==> flow/design.v <==
`timescale 1ns / 1ps
module ad7606(
    input        	  clk        ,   
	input        	  rst_n      ,     
	input  [15:0] 	  ad_data    ,   
	input        	  ad_busy    ,   
    input        	  first_data ,   
	output [ 2:0] 	  ad_os      ,   
	output reg   	  ad_cs      ,   
	output reg   	  ad_rd      ,   
	output reg   	  ad_reset   ,   
	output reg   	  ad_convstab,   
	output reg		  ad_range   ,   
    output reg [15:0] ad_ch1     ,   
	output reg [15:0] ad_ch2     ,   
	output reg [15:0] ad_ch3     ,   
	output reg [15:0] ad_ch4     ,   
	output reg [15:0] ad_ch5     ,   
	output reg [15:0] ad_ch6     ,   
	output reg [15:0] ad_ch7     ,   
	output reg [15:0] ad_ch8         
    );
reg [15:0] cnt;
reg [ 5:0] i;
reg [ 3:0] state;
parameter IDLE      = 4'd0 ;
parameter AD_CONV   = 4'd1 ;
parameter Wait_1    = 4'd2 ;
parameter Wait_busy = 4'd3 ;
parameter READ_CH1  = 4'd4 ;
parameter READ_CH2  = 4'd5 ;
parameter READ_CH3  = 4'd6 ;
parameter READ_CH4  = 4'd7 ;
parameter READ_CH5  = 4'd8 ;
parameter READ_CH6  = 4'd9 ;
parameter READ_CH7  = 4'd10;
parameter READ_CH8  = 4'd11;
parameter READ_DONE = 4'd12;
assign ad_os = 3'b000;
always@(posedge clk)
begin
    if(cnt<16'hffff) begin
        cnt<=cnt+1;
        ad_reset<=1'b1;
      end
      else
        ad_reset<=1'b0;       
end
always @(posedge clk) 
begin
	 if (ad_reset==1'b1) begin 
			 state<=IDLE; 
			 ad_ch1<=0  ;
			 ad_ch2<=0  ;
			 ad_ch3<=0  ;
			 ad_ch4<=0  ;
			 ad_ch5<=0  ;
			 ad_ch6<=0  ;
			 ad_ch7<=0  ;
			 ad_ch8<=0  ;
			 ad_cs<=1'b1;
			 ad_rd<=1'b1;
			 ad_convstab<=1'b1;
			 ad_range<=1'b1;
			 i<=0       ;
	 end		 
	 else begin
		  case(state)
		  IDLE: begin
				 ad_cs<=1'b1;
				 ad_rd<=1'b1; 
				 ad_convstab<=1'b1; 
				 if(i==20) begin
					 i<=0;			 
					 state<=AD_CONV;
				 end
				 else 
					 i<=i+1'b1;
		  end
		  AD_CONV: begin	   
				 if(i==2) begin                              
					 i<=0;			 
					 state<=Wait_1;
					 ad_convstab<=1'b1;       				 
				 end
				 else begin
					 i<=i+1'b1;
					 ad_convstab<=1'b0;                      
				 end
		  end
		  Wait_1: begin            
				 if(i==5) begin                              
					 i<=0;
					 state<=Wait_busy;
				 end
				 else 
					 i<=i+1'b1;
		  end		 
		  Wait_busy: begin            
				 if(ad_busy==1'b0) begin                     
					 i<=0;			 
					 state<=READ_CH1;
				 end
		  end
		  READ_CH1: begin 
				 ad_cs<=1'b0;                                
				 if(i==3) begin
					 ad_rd<=1'b1;
					 i<=0;
					 ad_ch1<=ad_data;                        
					 state<=READ_CH2;				 
				 end
				 else begin
					 ad_rd<=1'b0;	
					 i<=i+1'b1;
				 end
		  end
		  READ_CH2: begin 
				 if(i==3) begin
					 ad_rd<=1'b1;
					 i<=0;
					 ad_ch2<=ad_data;                        
					 state<=READ_CH3;				 
				 end
				 else begin
					 ad_rd<=1'b0;	
					 i<=i+1'b1;
				 end
		  end
		  READ_CH3: begin 
				 if(i==3) begin
					 ad_rd<=1'b1;
					 i<=0;
					 ad_ch3<=ad_data;                        
					 state<=READ_CH4;				 
				 end
				 else begin
					 ad_rd<=1'b0;	
					 i<=i+1'b1;
				 end
		  end
		  READ_CH4: begin 
				 if(i==3) begin
					 ad_rd<=1'b1;
					 i<=0;
					 ad_ch4<=ad_data;                        
					 state<=READ_CH5;				 
				 end
				 else begin
					 ad_rd<=1'b0;	
					 i<=i+1'b1;
				 end
		  end
		  READ_CH5: begin 
				 if(i==3) begin
					 ad_rd<=1'b1;
					 i<=0;
					 ad_ch5<=ad_data;                        
					 state<=READ_CH6;				 
				 end
				 else begin
					 ad_rd<=1'b0;	
					 i<=i+1'b1;
				 end
		  end
		  READ_CH6: begin 
				 if(i==3) begin
					 ad_rd<=1'b1;
					 i<=0;
					 ad_ch6<=ad_data;                        
					 state<=READ_CH7;				 
				 end
				 else begin
					 ad_rd<=1'b0;	
					 i<=i+1'b1;
				 end
		  end
		  READ_CH7: begin 
				 if(i==3) begin
					 ad_rd<=1'b1;
					 i<=0;
					 ad_ch7<=ad_data;                        
					 state<=READ_CH8;				 
				 end
				 else begin
					 ad_rd<=1'b0;	
					 i<=i+1'b1;
				 end
		  end
		  READ_CH8: begin 
				 if(i==3) begin
					 ad_rd<=1'b1;
					 i<=0;
					 ad_ch8<=ad_data;                        
					 state<=READ_DONE;				 
				 end
				 else begin
					 ad_rd<=1'b0;	
					 i<=i+1'b1;
				 end
		  end
		  READ_DONE:begin
					 ad_rd<=1'b1;	 
					 ad_cs<=1'b1;
					 state<=IDLE;
		  end		
		  default:	state<=IDLE;
		  endcase	
    end	  
end
endmodule
======== Step by step through the tools: ad7606 ========
Tool output for the design above, in the order of the flow.
Line numbers count from 1 in the design file above.
Cell names lack the library's common part.
Not given: -
set-up
  design top .............................. ad7606
  clock input ............................. clk
  cell library ............................ sky130hd
  library corner .......................... tt_025C_1v80

======== Word level ========
Source: Yosys, flattened and elaborated, memories not mapped. Widths are those after wreduce. Registers that Yosys merges into a memory's read port (data or address) are not register bits. Print and check cells do not count. Equal cells are merged and count once.
bit counts
  output and inout bits ................... 136
  input port bits ......................... 20
  cells after elaboration ................. 88
  flip-flop bits (word level) ............. 158
  bits in writable memories ............... 0
  clocked read ports x word width ......... 0
  latch bits .............................. 0
  memories kept ........................... 0
  ROM bits ................................ 0
operators by class
  shifts and indexed selects .............. 0
  div/mod/pow operators ................... 0
  eq/ne operators ......................... 28
  order comparisons ....................... 1
  multiply operators ...................... 0
  reductions and logical operators ........ 17
  mux-type cells .......................... 25
  bitwise logic cells ..................... 0
  add/subtract/negate cells ............... 2
operators by type and width
  kind                                    count
  parallel mux 4 bit (select 12 bit)      1
  2-to-1 mux 4 bit                        12
  parallel mux 6 bit (select 5 bit)       1
  2-to-1 mux 6 bit                        5
  != test 2 bit with constant B           12
  == test 4 bit with constant B           5
  AND reduction 2 bit                     9
  adder 16 x 1 -> 16 bit with constant B  1
  < comparator 16 bit with constant B     1
  == test 4 x 3 -> 1 bit with constant B  4
  AND reduction 12 bit                    1
  nonzero test 12 bit                     1
  == test 6 x 2 -> 1 bit with constant B  2
  nonzero test 9 bit                      1
  == test 4 x 2 -> 1 bit with constant B  2
  OR reduction 8 bit                      1
  adder 6 x 1 -> 6 bit with constant B    1
  == test 6 x 3 -> 1 bit with constant B  1
  == test 6 x 5 -> 1 bit with constant B  1
  parallel mux 1 bit (select 2 bit)       3
  nonzero test 2 bit                      2
  == test 4 x 1 -> 1 bit with constant B  1
  zero test 4 bit                         1
  2-to-1 mux 1 bit                        3
  OR reduction 2 bit                      1

======== Depth ========
Yosys ltp: most cells in a row. Word level: on the elaborated netlist, between registers, memories and ports. Mapped: between sequential cells and ports; inverters and the memories' decode and read muxes count.
depth
  word-level depth ........................ 3
  ABC_AREA ................................ 0
  depth in mapped cells ................... 7
  mapped depth without buffers ............ 7

======== Synthesis result ========
The flow's flattened synthesis, as Yosys stat reports it; memories are mapped. The netlist is that of the ABC_AREA named above (0 if unset); the other value can give another one.
cells by type
  type      count  area in all (um^2)
  dfxtp_1   151    3.02E+03
  nand2_1   280    1.05E+03
  a21oi_1   139    695.667
  edfxtp_1  16     480.461
  buf_2     24     120.115
  clkbuf_1  27     101.347
  xnor2_1   10     87.584
  buf_4     11     82.579
  ha_1      5      62.56
  nor2_1    16     60.058
  and3_1    9      56.304
  nand3_1   10     50.048
  inv_1     11     41.29
  xor2_1    4      35.034
  a31oi_1   4      25.024
  nor3_1    5      25.024
  or4_4     2      22.522
  o21ai_0   4      20.019
Other cell types: 22; their cells: 32.
mapped netlist
  sequential area ......................... 3503.4 um^2
  mapped flip-flops ....................... 167
  chip area (Yosys) ....................... 6281.0 um^2
  buffers ................................. 62
  cell count .............................. 760

======== Timing after synthesis ========
Path of least setup slack by OpenSTA after synthesis, without wires, with an ideal clock, recovery checks aside; 20% of the period is set as input and as output delay. Where synthesis merged equal registers, the netlist keeps one of their names.
timing after synthesis
  kind .................................... reg-to-reg
  start ................................... register cnt[0]
  end ..................................... register cnt[0]
  setup slack ............................. 0.808 ns
  launch time at the first pin ............ 0.000 ns
  driving pins on the path ................ 6
  data arrival time ....................... 1.661 ns
  path delay .............................. 2.082 ns
  library setup time ...................... 0.421 ns
  clock period ............................ 2.89 ns
  required time ........................... 2.469 ns
  buffers on the path ..................... 0
  synthesis period reached ................ 2.082 ns
"path delay" = arrival - input delay + setup time.
"driving pins on the path": output pins that drive a net of the path, with the launching flip-flop's if there is one; two outputs of one cell count as two.
"synthesis period reached" = period - worst setup slack (recovery checks aside). The figure is calculated, with input and output delays left at 20% of the set period.
The rows between start and end are the longest chain of elaborated cells between them; the timing report does not say that the signal goes this way. Where chains are equally long, one stands for them.
Each line given opens the expression or statement behind the cell; cells for indexed reads and writes are added by Yosys, which also makes memories of some case tables.
Only ways into the end's enable, where the timed path ends, are counted here.
between the ends, after synthesis
  cells stage by stage .................... edfxtp_1 > ha_1 > nand3_1 > or3_1 > nor2_1 > nand3_1
  length of the longest elaborated chain .. 1
  elaborated cells between the ends (all ways) .. 1
  source lines of those cells ............. 1
  classes of those cells .................. compare (1)
ends and longest elaborated chain, after synthesis
  element              line  RTL
  start, declared      23    reg [15:0] cnt;
  start, assigned      43    cnt<=cnt+1;
  < comparator 16 bit  42    if(cnt<16'hffff) begin
  end, assigned        43
  end, declared        23

======== Timing after layout ========
Path of least setup slack in the final report of run 1 (OpenROAD, finished layout, wires in). Where an end is a register, its clock arrival counts in the times.
timing after layout
  kind .................................... reg-to-reg
  start ................................... register i[4]
  end ..................................... register i[2]
  driving pins on the path ................ 7
  launch time at the first pin ............ 0.42 ns
  clock period ............................ 1.82 ns
  library setup time ...................... 0.12 ns
  required time ........................... 2.13 ns
  buffers on the path ..................... 1
  setup slack ............................. -0.07 ns
  data arrival time ....................... 2.20 ns
The rows between start and end are the longest chain of elaborated cells between them; the timing report does not say that the signal goes this way. Where chains are equally long, one stands for them.
A register here has more assigning lines than the two given.
between the ends, after layout
  cells stage by stage .................... dfxtp_4 > or3_4 > nor3_1 > o22ai_4 > buf_6 > a31oi_1 > o22ai_1
  length of the longest elaborated chain .. 3
  elaborated cells between the ends (all ways) .. 9
  classes of those cells .................. eq/ne (4); mux (5)
ends and longest elaborated chain, after layout
  element                            line  RTL
  start, declared                    24    reg [ 5:0] i;
  start, assigned                    78    i<=i+1'b1;
  start, assigned                    87    i<=i+1'b1;
  == test 6 x 2 -> 1 bit             107   if(i==3) begin
  2-to-1 mux 6 bit                   107
  parallel mux 6 bit (select 5 bit)  68    case(state)
  end, assigned                      78
  end, assigned                      87
  end, declared                      24

Data sheet: physical implementation of ad7606

Stored flow runs of ad7606 (2 of them; Yosys, OpenROAD, sky130hd). They differ in their settings and are not a sequence. Constraints: input delay and output delay 20% of the set period each, output load 0.01 pF.
By "clock period reached" is meant the clock period of the run minus its worst setup slack. This is arithmetic on one report: input and output delays are still those of the set period (20% each).
"allowed time less slack (worst setup path)" is the time allowed to the run's worst setup path (the clock period less input and output delay, where it has them) less its slack. Clock arrival times count: a late capture clock shortens it, a late launch clock lengthens it.
"total power of the final layout": no workload was simulated; the value follows from the tool's default switching activity.

---- run 1 ----
settings
  period_ns = 1.82
  CORE_UTILIZATION = 32
  SETUP_SLACK_MARGIN = 0.52
  PLACE_DENSITY_LB_ADDON = 0.02
  HOLD_SLACK_MARGIN = 0.2
  CORE_ASPECT_RATIO = 0.5
  GPL_TIMING_DRIVEN = 1
  GPL_ROUTABILITY_DRIVEN = 1
  CTS_CLUSTER_SIZE = 49
  CAP_MARGIN = 25
  SLEW_MARGIN = 15
  MIN_ROUTING_LAYER = met2
  MAX_ROUTING_LAYER = met4
  CORE_MARGIN = 2
results
  Yosys chip area after synthesis ......... 6281.0 um^2
  die footprint ........................... 20832.5 um^2
  area of the standard cells in the finished layout .. 11344.6 um^2
  final utilization ....................... 0.586
  worst setup slack after layout .......... -0.073 ns
  total negative slack .................... -0.138 ns
  worst hold slack ........................ 0.448 ns
  total power of the final layout ......... 0.017213 W
  clock period reached .................... 1.893 ns
  allowed time less slack (worst setup path) .. 1.89 ns
  critical path kind ...................... reg-to-reg

---- run 2 ----
settings
  period_ns = 2.19
  CORE_UTILIZATION = 30
  PLACE_DENSITY = 0.36
  CORE_MARGIN = 4
  ABC_AREA = 1
  CAP_MARGIN = 30
  SLEW_MARGIN = 10
  MAX_ROUTING_LAYER = met5
results
  Yosys chip area after synthesis ......... 6357.3 um^2
  die footprint ........................... 23583.7 um^2
  area of the standard cells in the finished layout .. 8633.3 um^2
  final utilization ....................... 0.42
  worst setup slack after layout .......... 0.274 ns
  total negative slack .................... 0.000 ns
  worst hold slack ........................ 0.466 ns
  total power of the final layout ......... 0.00701 W
  clock period reached .................... 1.916 ns
  allowed time less slack (worst setup path) .. 1.92 ns
  critical path kind ...................... reg-to-reg
