==> flow/design.v <==
module AD7606_drive(
    input            clk     ,   
    input            rst_n   ,   
    input            ad_busy ,   
    input            ad_dataA,   
    input            ad_dataB,   
    output    [2:0]  ad_os   ,   
    output           ad_rage ,   
    output reg       ad_rst  ,   
    output reg       ad_cvAB ,   
    output reg       ad_cs_n ,   
    output reg       ad_sclk ,   
    output reg       ad_done ,   
    output reg[15:0] ad_ch1  ,   
    output reg[15:0] ad_ch2  ,   
    output reg[15:0] ad_ch3  ,   
    output reg[15:0] ad_ch4  ,   
    output reg[15:0] ad_ch5  ,   
    output reg[15:0] ad_ch6  ,   
    output reg[15:0] ad_ch7  ,   
    output reg[15:0] ad_ch8      
    );
reg [15:0] init_cnt      ;   
reg [15:0] state         ;   
reg [15:0] state_cnt     ;   
reg [ 1:0] cnt_spi_clk   ;   
reg        cnt_spi_clk_en;   
reg        spi_start     ;   
parameter AD_IDLE  = 16'b0000_0000_0000_0001;   
parameter AD_CVAB  = 16'b0000_0000_0000_0010;   
parameter AD_BUSY1 = 16'b0000_0000_0000_0100;   
parameter AD_BUSY2 = 16'b0000_0000_0000_1000;   
parameter AD_CSN   = 16'b0000_0000_0001_0000;   
parameter AD_CH1_5 = 16'b0000_0000_0010_0000;   
parameter AD_CH2_6 = 16'b0000_0000_0100_0000;   
parameter AD_CH3_7 = 16'b0000_0000_1000_0000;   
parameter AD_CH4_8 = 16'b0000_0001_0000_0000;   
parameter AD_STOP  = 16'b0000_0010_0000_0000;   
assign ad_os   = 3'b000;   
assign ad_rage = 1'b1  ;   
always@(posedge clk or negedge rst_n)
begin
    if(!rst_n)
        cnt_spi_clk_en <= 1'b0;
    else if(state == AD_STOP)    
        cnt_spi_clk_en <= 1'b0;
    else if(spi_start == 1'b1)   
        cnt_spi_clk_en <= 1'b1;
end      
always@(posedge clk or negedge rst_n)
begin
    if(!rst_n)
        cnt_spi_clk <= 2'd0;
    else if(cnt_spi_clk_en == 1'b1)
        cnt_spi_clk <= cnt_spi_clk + 1'b1;
    else if(cnt_spi_clk_en == 1'b0)
        cnt_spi_clk <= 2'd0;    
end    
always@(posedge clk or negedge rst_n)   
begin    
    if(!rst_n) begin
        init_cnt <= 16'd0;
        ad_rst   <= 1'b1 ;   
    end    
    else if(init_cnt < 16'hffff) begin
        init_cnt <= init_cnt + 1'b1;    
        ad_rst   <= 1'b1           ;  
    end
    else
        ad_rst   <= 1'b0           ;   
end      
always@(posedge clk or negedge rst_n) 
begin
    if(!rst_n) begin
        state     <= AD_IDLE;
        ad_cvAB   <= 1'b1   ;
        ad_cs_n   <= 1'b1   ;
        spi_start <= 1'b0   ;
        state_cnt <= 16'd0  ;
        ad_ch1    <= 16'd0  ;
        ad_ch2    <= 16'd0  ;
        ad_ch3    <= 16'd0  ;
        ad_ch4    <= 16'd0  ;
        ad_ch5    <= 16'd0  ;
        ad_ch6    <= 16'd0  ;
        ad_ch7    <= 16'd0  ;
        ad_ch8    <= 16'd0  ;
        ad_done   <= 1'b0   ;
    end
    else case(state)
        AD_IDLE:  begin
            ad_cvAB   <= 1'b1;
            ad_cs_n   <= 1'b1;
            ad_done   <= 1'b0;
            if(state_cnt == 16'd6000) begin   
                state_cnt <= 16'd0  ;
                state     <= AD_CVAB;    
            end
            else
                state_cnt <= state_cnt + 1'b1;
        end
        AD_CVAB:  begin
            if(state_cnt == 16'd2) begin
                state_cnt <= 16'd0   ;
                state     <= AD_BUSY1;
                ad_cvAB   <= 1'b1    ;   
            end
            else begin
                state_cnt <= state_cnt + 1'b1;
                ad_cvAB   <= 1'b0;       
            end
        end
        AD_BUSY1: begin 
            if(state_cnt == 16'd5) begin   
                state_cnt <= 16'd0   ;
                state     <= AD_BUSY2;    
            end
            else
                state_cnt <= state_cnt + 1'b1;       
        end 
        AD_BUSY2:  begin   
            if(ad_busy == 1'b0) 
                state <= AD_CSN; 
        end
        AD_CSN:    begin
            ad_cs_n   <= 1'b0    ;   
            spi_start <= 1'b1    ;   
            state     <= AD_CH1_5; 
        end
        AD_CH1_5:  begin   
            if(cnt_spi_clk == 2'd1) begin
                ad_ch1    <= {ad_ch1[14:0],ad_dataA};
                ad_ch5    <= {ad_ch5[14:0],ad_dataB};
                state_cnt <= state_cnt + 1'b1;
                if(state_cnt == 16'd15) begin
                    state_cnt <= 16'd0   ;
                    state     <= AD_CH2_6;  
                end
            end    
        end
        AD_CH2_6:  begin   
            if(cnt_spi_clk == 2'd1) begin
                ad_ch2    <= {ad_ch2[14:0],ad_dataA};
                ad_ch6    <= {ad_ch6[14:0],ad_dataB};
                state_cnt <= state_cnt + 1'b1;
                if(state_cnt == 16'd15) begin
                    state_cnt <= 16'd0   ;
                    state     <= AD_CH3_7;  
                end
            end    
        end 
        AD_CH3_7:  begin   
            if(cnt_spi_clk == 2'd1) begin
                ad_ch3    <= {ad_ch3[14:0],ad_dataA};
                ad_ch7    <= {ad_ch7[14:0],ad_dataB};
                state_cnt <= state_cnt + 1'b1;
                if(state_cnt == 16'd15) begin
                    state_cnt <= 16'd0   ;
                    state     <= AD_CH4_8;  
                end
            end    
        end 
        AD_CH4_8:  begin   
            if(cnt_spi_clk == 2'd1) begin
                ad_ch4    <= {ad_ch4[14:0],ad_dataA};
                ad_ch8    <= {ad_ch8[14:0],ad_dataB};
                state_cnt <= state_cnt + 1'b1;
                if(state_cnt == 16'd15) begin
                    state_cnt <= 16'd0  ;
                    state     <= AD_STOP;  
                end
            end    
        end 
        AD_STOP:   begin
            ad_cs_n   <= 1'b1;
            ad_done   <= 1'b1;
            state     <= AD_IDLE;   
        end 
        default: begin
           state      <= AD_IDLE;
        end               
    endcase        
end    
always@(*)
begin
    case(state)
        AD_IDLE,AD_CVAB,AD_BUSY1,AD_BUSY2,AD_STOP:    
            ad_sclk <= 1'b1;
        AD_CH1_5,AD_CH2_6,AD_CH3_7,AD_CH4_8 : begin   
            if(cnt_spi_clk == 2'd0 || cnt_spi_clk == 2'd1)   
                ad_sclk <= 1'b0;
            else                                             
                ad_sclk <= 1'b1;
        end
        default      :        
            ad_sclk <= 1'b1;
    endcase    
end 
endmodule
; ---- Reports on AD7606_drive
; The steps from the RTL of AD7606_drive to its reports follow in flow order.
; Lines are those of the file above, counted from 1.
; Operators: Yosys type, input widths -> output width; for muxes data width and select width s.
; The mark n/a stands for no value.
[inputs]
top = AD7606_drive
clk_port = clk
library = sky130hd
pvt_corner = tt_025C_1v80

; ---- After elaboration
; Counts by Yosys on the flattened word-level netlist (proc, flatten, opt, wreduce; memories kept). Register bits leave out memories and registers merged into their read ports (data or address). Print and check cells are left out.
[word_totals]
output_inout_bits = 137
in_bits = 5
wordCells = 94
register_bits = 184
[op_classes]
muxes = 29
add_sub_neg = 3
eq_ne = 28
cmp = 1
reduce_logical = 15
[ops]
columns = cell, count
row1 = $mux 16, 17
row2 = $pmux 16 s9, 1
row3 = $pmux 16 s4, 1
row4 = $add 16x1->16 const B, 2
row5 = $eq 16x2->1 const B, 2
row6 = $eq 16x3->1 const B, 2
row7 = $eq 16x4->1 const B, 2
row8 = $ne 2x2->1 const B, 12
row9 = $eq 16x1->1 const B, 1
row10 = $eq 16x10->1 const B, 1
row11 = $eq 16x13->1 const B, 1
row12 = $lt 16x16->1 const B, 1
row13 = $eq 16x5->1 const B, 1
row14 = $eq 16x6->1 const B, 1
row15 = $eq 16x7->1 const B, 1
row16 = $eq 16x8->1 const B, 1
row17 = $eq 16x9->1 const B, 1
row18 = $reduce_and 12->1, 1
row19 = $reduce_and 2->1, 5
row20 = $reduce_bool 2->1, 4
row21 = $reduce_bool 7->1, 1
row22 = $pmux 1 s2, 3
row23 = $mux 1, 6
row24 = $reduce_or 4->1, 1
row25 = $add 2x1->2 const B, 1
row26 = $eq 2x1->1 const B, 1
row27 = $ne 2x1->1 const B, 1
row28 = $logic_not 2->1, 1
; Not listed: further kinds 3, cells in them 3.

; ---- Logic depth
; Depth = most cells in a row (Yosys ltp): at word level without a register or memory, in the mapped netlist without a sequential cell, where the memories' decode and read muxes count.
[logic_depth]
depth_word = 4
ABC_AREA = 0
depth_mapped = 8
depth_no_buf = 7

; ---- Netlist
; The flow's flattened synthesis, as Yosys stat reports it; memories are mapped. The netlist is that of the ABC_AREA named above (0 if unset); the other value can give another one.
; The area totals of this step are shown rounded.
[by_type]
columns = type, count, type_area_um2
row1 = sky130_fd_sc_hd__dfrtp_1, 174, 4.35E+03
row2 = sky130_fd_sc_hd__mux2_2, 133, 1.5E+03
row3 = sky130_fd_sc_hd__nand3_1, 26, 130.125
row4 = sky130_fd_sc_hd__dfstp_2, 4, 105.101
row5 = sky130_fd_sc_hd__ha_1, 7, 87.584
row6 = sky130_fd_sc_hd__nand2_1, 23, 86.333
row7 = sky130_fd_sc_hd__mux2i_1, 8, 80.077
row8 = sky130_fd_sc_hd__xnor2_1, 9, 78.826
row9 = sky130_fd_sc_hd__nand4_1, 12, 75.072
row10 = sky130_fd_sc_hd__a21oi_1, 14, 70.067
row11 = sky130_fd_sc_hd__nor2_1, 14, 52.55
row12 = sky130_fd_sc_hd__a21o_1, 6, 45.043
row13 = sky130_fd_sc_hd__buf_1, 12, 45.043
row14 = sky130_fd_sc_hd__nor3_1, 9, 45.043
row15 = sky130_fd_sc_hd__nor4_4, 2, 42.541
row16 = sky130_fd_sc_hd__inv_1, 11, 41.29
row17 = sky130_fd_sc_hd__buf_4, 5, 37.536
row18 = sky130_fd_sc_hd__o21ai_0, 7, 35.034
; Not listed: further types 26, cells in them 49.
[synth_totals]
ffs = 178
synth_area_um2 = 7272
buffers = 25
stdcells = 525
seq_area_um2 = 4459

; ---- Path before layout
; Source: OpenSTA report_checks on the synthesized netlist (no wires, ideal clock, input and output delay 20% of the period each), path of least setup slack; recovery checks are left aside. Register names are those of the netlist, which keeps one name where synthesis merged equal registers.
[synth_path]
kind = reg-to-reg
start = reg state_cnt[7]
end = reg state_cnt[15]
period_ps = 1860
required_ps = 1739
path_stages = 7
arrival_time_ps = 1735
launch_ps = 0
delay_ps = 1856
path_buffers = 2
setup_time_ps = 121
slack_ps = 4
period_less_setup_slack_ps = 1856
; "delay_ps" is the arrival time less input delay plus setup time.
; "path_stages" counts driving pins, that of a launching flip-flop among them; a cell with two outputs on the path counts twice.
; "period_less_setup_slack_ps" is the clock period less the worst setup slack; recovery checks do not enter. This is arithmetic on one report: input and output delays are still those of the set period (20% each).
; The rows between start and end are the longest chain of elaborated cells between them; the timing report does not say that the signal goes this way. Where chains are equally long, one stands for them.
; A line is the first line of the expression or statement that the cell stems from. Yosys adds cells for indexed reads and writes and turns some case tables into memories.
; A register here has more assigning lines than the two given.
[synth_via]
path_cell_list = sky130_fd_sc_hd__dfrtp_1 > sky130_fd_sc_hd__buf_6 > sky130_fd_sc_hd__or4_4 > sky130_fd_sc_hd__nor4_4 > sky130_fd_sc_hd__a21oi_2 > sky130_fd_sc_hd__buf_6 > sky130_fd_sc_hd__a22o_1
elab_chain_cells = 4
cone_cells = 11
classes_between = 1 x add/sub; 4 x eq/ne; 6 x mux
[synth_rtl]
columns = element, line_no
row1 = "start, declared", 25  ; reg [15:0] state_cnt     ;
row2 = "start, assigned", 100  ; state_cnt <= state_cnt + 1'b1;
row3 = "start, assigned", 109  ; state_cnt <= state_cnt + 1'b1;
row4 = $add 16x1->16, 134  ; state_cnt <= state_cnt + 1'b1;
row5 = $mux 16, 135  ; if(state_cnt == 16'd15) begin
row6 = $mux 16, 131  ; if(cnt_spi_clk == 2'd1) begin
row7 = $pmux 16 s4, 90  ; else case(state)
row8 = "end, assigned", 100
row9 = "end, assigned", 109
row10 = "end, declared", 25

; ---- Path in the finished layout
; From the final timing report of flow run 1: the path of least setup slack in the routed layout; clock arrival at registers is part of the times.
; The path's times are printed in steps of 10 ps; the period is the one set.
[layout_path]
kind = reg-to-reg
start = reg state_cnt[9]
end = reg state_cnt[1]
launch_ps = 420
arrival_time_ps = 2180
setup_time_ps = 120
required_ps = 1550
path_stages = 7
path_buffers = 1
slack_ps = -630
period_ps = 1250
; The rows between start and end are the longest chain of elaborated cells between them; the timing report does not say that the signal goes this way. Where chains are equally long, one stands for them.
; A register here has more assigning lines than the two given.
[layout_via]
path_cell_list = sky130_fd_sc_hd__dfrtp_1 > sky130_fd_sc_hd__nor4_4 > sky130_fd_sc_hd__nand4_1 > sky130_fd_sc_hd__buf_4 > sky130_fd_sc_hd__nor2_4 > sky130_fd_sc_hd__o2111a_2 > sky130_fd_sc_hd__o22ai_1
elab_chain_cells = 4
cone_cells = 10
classes_between = 4 x eq/ne; 6 x mux
[layout_rtl]
columns = element, line_no
row1 = "start, declared", 25  ; reg [15:0] state_cnt     ;
row2 = "start, assigned", 100  ; state_cnt <= state_cnt + 1'b1;
row3 = "start, assigned", 109  ; state_cnt <= state_cnt + 1'b1;
row4 = $eq 16x4->1, 135  ; if(state_cnt == 16'd15) begin
row5 = $mux 16, 135
row6 = $mux 16, 131  ; if(cnt_spi_clk == 2'd1) begin
row7 = $pmux 16 s4, 90  ; else case(state)
row8 = "end, assigned", 100
row9 = "end, assigned", 109
row10 = "end, declared", 25

; Design AD7606_drive on sky130hd. What follows are 2 stored runs of the flow, each under its own settings; their order means nothing. The constraints put input and output delay at 20% of the set period each and load the outputs with 0.01 pF.
; "achieved_period_ps" = clock period - worst setup slack. The figure is calculated, with input and output delays left at 20% of the set period.
; "worst_setup_path_time_ps" means the part of the period allowed to the worst setup path (the constraints hold back 20% at inputs and 20% at outputs) less its slack; where the path has registers, the arrival times of their clocks count too.
; "totalPower_uw" rests on the timing tool's default activity at the inputs, not on a simulated workload.
; "worst_setup_path_time_ps" is known to 10 ps.
; The measured numbers are rounded.

[flow run 1: settings]
period_ns = 1.25
CAP_MARGIN = 20
CORE_MARGIN = 2
CORE_UTILIZATION = 40
SLEW_MARGIN = 20
[flow run 1: results]
post_route_stdcell_area_um2 = 11950
achieved_period_ps = 1876
totalPower_uw = 11380
total_negative_slack_ps = -54820
synthArea_um2 = 7272
worst_setup_path_time_ps = 1880
path_kind = reg-to-reg
worst_setup_slack_ps = -626
design.die.area_um2 = 19270
finish.utilization_pct = 66.7

[flow run 2: settings]
period_ns = 2.32
CORE_UTILIZATION = 44
PLACE_DENSITY = 0.53
CORE_MARGIN = 7
CELL_PAD_IN_SITES_DETAIL_PLACEMENT = 1
CTS_CLUSTER_DIAMETER = 188
CAP_MARGIN = 35
MAX_ROUTING_LAYER = met4
SLEW_MARGIN = 20
[flow run 2: results]
post_route_stdcell_area_um2 = 9534
achieved_period_ps = 2188
totalPower_uw = 6179
total_negative_slack_ps = 0
synthArea_um2 = 7272
worst_setup_path_time_ps = 1720
path_kind = reg-to-output
worst_setup_slack_ps = 132
design.die.area_um2 = 20320
finish.utilization_pct = 59.6
